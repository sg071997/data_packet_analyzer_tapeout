==> flow/design.v <==
module DataPacketAnalyzer(
input clk,
input resetn,
input validIn,
input [31:0] dataIn,
input lastIn,
output reg validOut,
output reg [31:0] dataOut,
output reg lastOut
);
localparam IDLE     = 2'b00;  
localparam HEADER   = 2'b01;  
localparam PAYLOAD  = 2'b10;  
localparam FOOTER   = 2'b11;  
localparam max_payload_length = 16'h0064;  
reg [1:0] current_state, next_state;       
reg [15:0] sequence_number;     
reg [6:0] payload_counter;     
reg [6:0] payload_counter1;    
reg [31:0] data_buffer [0:max_payload_length-1];
reg [31:0] header_reg;                  
reg [31:0] footer_reg = 32'hFFFFFFFF;   
always @(posedge clk or negedge resetn) begin  
	if(!resetn) begin                            
		current_state <= IDLE;               
	end else begin
		current_state <= next_state;         
	end
end
always @(*) begin
	next_state = IDLE;
	case (current_state)
		IDLE: begin                                      
			if(validIn && lastIn) begin              
				next_state = HEADER;             
			end else if(validIn && !lastIn) begin    
				next_state = IDLE;
			end
		end
		HEADER: begin                                    
		       next_state = PAYLOAD;                     
		end
		PAYLOAD: begin                                   
			if(payload_counter != 0) begin           
				next_state = PAYLOAD;            
			end else begin
				next_state = FOOTER;             
			end
		end
		FOOTER: begin
			next_state = IDLE;                       
		end
		default: next_state = IDLE;                      
	endcase
end
always @(posedge clk or negedge resetn) begin
	if(!resetn) begin                                        
		validOut <= 1'b0;                                
		dataOut <= 32'h00000000;                         
		lastOut <= 1'b0;                                 
		payload_counter <= 7'b0000000;                     
		payload_counter1 <= 7'b0000000;                    
		header_reg <= 32'h00000000;                      
		footer_reg <= 32'hFFFFFFFF;                      
		sequence_number <= 16'h0001;
	end else begin
		case (current_state)                             
			IDLE:begin                               
				payload_counter <= 7'b0000001;     
				payload_counter1 <= 7'b0000001;	 
				validOut <= 1'b0;                
				dataOut <= 32'h00000000;         
				lastOut <= 1'b0;                 
				if (validIn && !lastIn) begin                        
				        payload_counter <= payload_counter + 1;      
					data_buffer[payload_counter] <= dataIn;      
				end                                                  
				else if (validIn && lastIn) begin                    
					payload_counter <= payload_counter + 1;      
                                        data_buffer[payload_counter] <= dataIn;      
				end
				header_reg <= {sequence_number, {9'b0, payload_counter}};
			end
			HEADER: begin                                            
				dataOut <= header_reg;
				validOut <= 1'b1;                                
				lastOut <= 1'b0;                                 
			end
			PAYLOAD: begin                                                      
				if (payload_counter != 7'b0) begin                      
					if(payload_counter1<payload_counter) begin          
						validOut <= 1'b1;                           
						dataOut <= data_buffer[payload_counter1];   
						lastOut <= lastIn;
						payload_counter1 <= payload_counter1 + 7'b0000001;
					end
					else if (payload_counter1==payload_counter) begin   
						payload_counter <= 0;                       
						payload_counter1 <= 0;   		    
					end
				end
			end
			FOOTER: begin                                              
				validOut <= 1'b1;                                  
				dataOut <= footer_reg;                             
				lastOut <= 1'b1;                                   
				sequence_number <= sequence_number + 16'h0001;
			end
			default: begin
				validOut <= 1'b0;                                  
				dataOut <= 32'h00000000;                           
				lastOut <= 1'b0;                                   
			end
		endcase
	end
end
endmodule
### From RTL to reports: DataPacketAnalyzer

What the tools print for DataPacketAnalyzer, step after step.
Lines are those of the file above, counted from 1.
Operators: Yosys type, input widths -> output width; for muxes data width and select width s.
A cell with - has no value.

| set-up | value |
|---|---|
| design top | DataPacketAnalyzer |
| clock input | clk |
| library | sky130hd |
| library corner | tt_025C_1v80 |

### After elaboration

Counts by Yosys on the flattened word-level netlist (proc, flatten, opt, wreduce). Print and check cells are left out. Cells with the same type and inputs are merged into one.

| word-level totals | value |
|---|---|
| flip-flop bits (word level) | 3289 |
| bits of input ports | 36 |
| output and inout port bits | 34 |
| elaborated cells | 661 |

| cells by class | value |
|---|---|
| add/sub/neg operators | 3 |
| order comparisons | 1 |
| eq/ne operators | 207 |
| muxes and demuxes | 322 |
| reductions and logical operators | 20 |

Operator list:

| operator | count |
|---|---|
| $mux 32 | 302 |
| $pmux 32 s100 | 1 |
| $eq 7x7->1 const B | 72 |
| $eq 7x6->1 const B | 64 |
| $eq 7x5->1 const B | 32 |
| $pmux 32 s4 | 1 |
| $eq 7x4->1 const B | 16 |
| $eq 7x3->1 const B | 8 |
| $mux 7 | 7 |
| $eq 7x2->1 const B | 4 |
| $pmux 7 s2 | 2 |
| $add 16x1->16 const B | 1 |
| $reduce_and 3->1 | 5 |
| $add 7x1->7 const B | 2 |
| $eq 7x1->1 const B | 2 |
| $logic_not 7->1 | 2 |
| $ne 2x2->1 const B | 4 |
| $pmux 2 s4 | 1 |
| $lt 7x7->1 | 1 |
| $eq 7x7->1 | 1 |
| $reduce_bool 7->1 | 1 |
| $reduce_bool 3->1 | 2 |
| $pmux 1 s3 | 2 |
| $mux 1 | 6 |
| $eq 2x2->1 const B | 2 |
| $reduce_bool 2->1 | 2 |
| $reduce_or 2->1 | 2 |
| $reduce_and 4->1 | 1 |

Other operator kinds: 6; their cells: 7.

### Depth

Yosys ltp: most cells in a row. Word level: on the elaborated netlist, between registers, memories and ports. Mapped: between sequential cells and ports; inverters and the memories' decode and read muxes count.

| depth | value |
|---|---|
| word-level depth | 5 |
| ABC_AREA | 0 |
| mapped depth | 14 |
| mapped depth without buffers | 10 |

### Netlist

Source: synth_stat.txt of the flow (Yosys; design flattened, memories mapped). It holds for the ABC_AREA given above (unset counts as 0); a run with the other value may have another netlist.
Totals and module areas in this step are rounded.

| synthesis totals | value |
|---|---|
| cell count | 6749 |
| chip area (Yosys) | 120000 µm² |
| sequential area | 98000 µm² |
| flip-flops | 3291 |
| buffers | 390 |

Cell types:

| type | count | area in all (µm²) |
|---|---|---|
| sky130_fd_sc_hd__edfxtp_1 | 3200 | 9.61E+04 |
| sky130_fd_sc_hd__a22oi_1 | 1387 | 1.04E+04 |
| sky130_fd_sc_hd__dfrtp_1 | 89 | 2.23E+03 |
| sky130_fd_sc_hd__nand4_1 | 222 | 1.39E+03 |
| sky130_fd_sc_hd__nand2_1 | 338 | 1.27E+03 |
| sky130_fd_sc_hd__nor2_1 | 276 | 1.04E+03 |
| sky130_fd_sc_hd__clkbuf_1 | 234 | 878.342 |
| sky130_fd_sc_hd__a221oi_1 | 71 | 621.846 |
| sky130_fd_sc_hd__a22o_1 | 60 | 525.504 |
| sky130_fd_sc_hd__nor4_1 | 77 | 481.712 |
| sky130_fd_sc_hd__nor3_1 | 89 | 445.427 |
| sky130_fd_sc_hd__mux2_2 | 35 | 394.128 |
| sky130_fd_sc_hd__nand3_1 | 77 | 385.37 |
| sky130_fd_sc_hd__buf_2 | 71 | 355.341 |
| sky130_fd_sc_hd__mux2i_1 | 34 | 340.326 |
| sky130_fd_sc_hd__a21oi_1 | 67 | 335.322 |
| sky130_fd_sc_hd__buf_1 | 72 | 270.259 |
| sky130_fd_sc_hd__o21ai_0 | 47 | 235.226 |

Not listed: further types 62, cells in them 303.

### Worst setup path after synthesis

OpenSTA on the mapped netlist: ideal clock, no wires. The path of least setup slack (recovery checks aside). Input and output delay are each 20% of the period. Register names are those of the netlist, which keeps one name where synthesis merged equal registers.

| timing path post-synthesis | value |
|---|---|
| path type | input-to-reg |
| start | in resetn |
| end | reg data_buffer[51][0] |
| clock period | 3000 ps |
| external input delay | 600 ps |
| setup time | 421 ps |
| time at the first pin | 600 ps |
| arrival | 2779 ps |
| required time | 2579 ps |
| path slack | -200 ps |
| delay of the path | 2600 ps |
| stages | 5 |
| path buffers | 1 |
| synthesis period reached | 3200 ps |

"delay of the path" = arrival - input delay + setup time.
"stages": output pins that drive a net of the path, with the launching flip-flop's if there is one; two outputs of one cell count as two.
"synthesis period reached" = period - worst setup slack (recovery checks aside). The figure is calculated, with input and output delays left at 20% of the set period.
The rows between start and end are the longest chain of elaborated cells between them; the timing report does not say that the signal goes this way. Where chains are equally long, one stands for them.
Each line given opens the expression or statement behind the cell; cells for indexed reads and writes are added by Yosys, which also makes memories of some case tables.

| on the way, post-synthesis | value |
|---|---|
| cell sequence | sky130_fd_sc_hd__and3_1 sky130_fd_sc_hd__and2_1 sky130_fd_sc_hd__nand3_1 sky130_fd_sc_hd__clkbuf_1 sky130_fd_sc_hd__nor2_1 |
| cells in the longest elaborated chain | 1 |
| elaborated cells between the ends (all ways) | 1 |
| RTL lines with such cells | 0 |
| classes of those cells | reduce/logical (1) |

Ends and longest elaborated chain, post-synthesis:

| item | line | text |
|---|---|---|
| start, declared | 3 | `input resetn,` |
| $reduce_and 3->1 | - |  |
| end, assigned | 76 | `data_buffer[payload_counter] <= dataIn;` |
| end, assigned | 80 | `data_buffer[payload_counter] <= dataIn;` |
| end, declared | 20 | `reg [31:0] data_buffer [0:max_payload_length-1];` |

### Worst path after layout

From the final timing report of job 1: the path of least setup slack in the routed layout; clock arrival at registers is part of the times.
The report prints the path's times to 10 ps; the period is as set.

| timing path post-layout | value |
|---|---|
| path type | reg-to-reg |
| start | reg payload_counter1[5] |
| end | reg dataOut[2] |
| clock period | 3180 ps |
| setup time | 120 ps |
| time at the first pin | 890 ps |
| arrival | 4730 ps |
| required time | 3960 ps |
| path slack | -770 ps |
| stages | 15 |
| path buffers | 6 |

The rows between start and end are the longest chain of elaborated cells between them; the timing report does not say that the signal goes this way. Where chains are equally long, one stands for them.
A register here has more assigning lines than the two given.

| on the way, post-layout | value |
|---|---|
| cell sequence | sky130_fd_sc_hd__dfrtp_2 sky130_fd_sc_hd__buf_4 sky130_fd_sc_hd__buf_4 sky130_fd_sc_hd__nand4bb_1 sky130_fd_sc_hd__buf_12 sky130_fd_sc_hd__nor2_4 sky130_fd_sc_hd__buf_6 sky130_fd_sc_hd__a22oi_1 sky130_fd_sc_hd__nand2_2 sky130_fd_sc_hd__nor3_4 sky130_fd_sc_hd__buf_4 sky130_fd_sc_hd__nand4_1 sky130_fd_sc_hd__nor4_4 sky130_fd_sc_hd__buf_4 sky130_fd_sc_hd__o21ai_1 |
| cells in the longest elaborated chain | 5 |
| elaborated cells between the ends (all ways) | 107 |
| RTL lines with such cells | 4 |
| classes of those cells | compare (1); eq/ne (100); mux (4); reduce/logical (2) |

Ends and longest elaborated chain, post-layout:

| item | line | text |
|---|---|---|
| start, declared | 19 | `reg [6:0] payload_counter1;` |
| start, assigned | 62 | `payload_counter1 <= 7'b0000000;` |
| start, assigned | 95 | `payload_counter1 <= payload_counter1 + 7'b0000001;` |
| $eq 7x7->1 | 93 | `dataOut <= data_buffer[payload_counter1];` |
| $pmux 32 s100 | 93 |  |
| $mux 32 | 91 | `if(payload_counter1<payload_counter) begin` |
| $mux 32 | 90 | `if (payload_counter != 7'b0) begin` |
| $pmux 32 s4 | 67 | `case (current_state)` |
| end, assigned | 85 | `dataOut <= header_reg;` |
| end, assigned | 93 |  |
| end, declared | 8 | `output reg [31:0] dataOut,` |

Ticket comment

Measured results for DataPacketAnalyzer: 2 stored runs of the Yosys and OpenROAD flow on sky130hd. The settings differ; the order carries no meaning. The constraints put input and output delay at 20% of the set period each and load the outputs with 0.01 pF.
"achieved clock period": clock period set for the run, less the worst setup slack. It is reckoned from that one timing run; input and output delays stay at 20% of the period that was set.
"critical path time" means the part of the period allowed to the worst setup path (the constraints hold back 20% at inputs and 20% at outputs) less its slack; where the path has registers, the arrival times of their clocks count too.
"power consumption" rests on the timing tool's default activity at the inputs, not on a simulated workload.
"critical path time" is given in steps of 10 ps.
The measured numbers are rounded.

## Job 1

==> flow/run.sh <==
#!/bin/bash
# the make line also repeats the synthesis and layout settings of config.mk as NAME=value (left out here)
make -C /OpenROAD-flow-scripts/flow DESIGN_CONFIG=/design/flow/config.mk WORK_HOME=/design/flow/orfs CLKGATE_MAP_FILE= finish
==> flow/config.mk <==
export PLATFORM = sky130hd
export DESIGN_NAME = DataPacketAnalyzer
export DESIGN_NICKNAME = DataPacketAnalyzer
export VERILOG_FILES = /design/flow/design.v
export SDC_FILE = /design/flow/constraint.sdc
export NUM_CORES = 4
export LEC_CHECK = 0
export CAP_MARGIN = 20
export CELL_PAD_IN_SITES_GLOBAL_PLACEMENT = 1
export CORE_MARGIN = 7
export CORE_UTILIZATION = 30
export CTS_CLUSTER_DIAMETER = 213
export CTS_CLUSTER_SIZE = 23
export GPL_ROUTABILITY_DRIVEN = 0
export HOLD_SLACK_MARGIN = 0.04
export PLACE_DENSITY_LB_ADDON = 0.04
export SLEW_MARGIN = 20
==> flow/constraint.sdc <==
create_clock -name core_clock -period 3.18 [get_ports {clk}]
set_input_delay 0.6360 -clock core_clock [delete_from_list [all_inputs] [get_ports {clk}]]
set_output_delay 0.6360 -clock core_clock [all_outputs]
set_load 0.01 [all_outputs]

| result of job 1 | value |
|---|---|
| post-synthesis cell area | 120000 µm² |
| area of the die | 420000 µm² |
| area of the standard cells in the finished layout | 160000 µm² |
| post-layout utilization | 40 % |
| worst setup slack after layout | -770 ps |
| setup total negative slack | -14000 ps |
| worst hold slack in the final report | 130 ps |
| power consumption | 74000 uW |
| achieved clock period | 3947 ps |
| critical path time | 3950 ps |
| kind of the worst setup path | reg-to-reg |

## Job 2

==> flow/run.sh <==
#!/bin/bash
# the make line also repeats the synthesis and layout settings of config.mk as NAME=value (left out here)
make -C /OpenROAD-flow-scripts/flow DESIGN_CONFIG=/design/flow/config.mk WORK_HOME=/design/flow/orfs CLKGATE_MAP_FILE= finish
==> flow/config.mk <==
export PLATFORM = sky130hd
export DESIGN_NAME = DataPacketAnalyzer
export DESIGN_NICKNAME = DataPacketAnalyzer
export VERILOG_FILES = /design/flow/design.v
export SDC_FILE = /design/flow/constraint.sdc
export NUM_CORES = 4
export LEC_CHECK = 0
export CAP_MARGIN = 40
export CELL_PAD_IN_SITES_DETAIL_PLACEMENT = 0
export CORE_MARGIN = 6
export CORE_UTILIZATION = 66
export CTS_CLUSTER_DIAMETER = 83
export GPL_TIMING_DRIVEN = 1
export PLACE_DENSITY_LB_ADDON = 0.03
export SETUP_SLACK_MARGIN = 0.67
export SLEW_MARGIN = 20
export TNS_END_PERCENT = 70
==> flow/constraint.sdc <==
create_clock -name core_clock -period 2.92 [get_ports {clk}]
set_input_delay 0.5840 -clock core_clock [delete_from_list [all_inputs] [get_ports {clk}]]
set_output_delay 0.5840 -clock core_clock [all_outputs]
set_load 0.01 [all_outputs]

Job 2: did not finish, routing stopped with ODB-0269
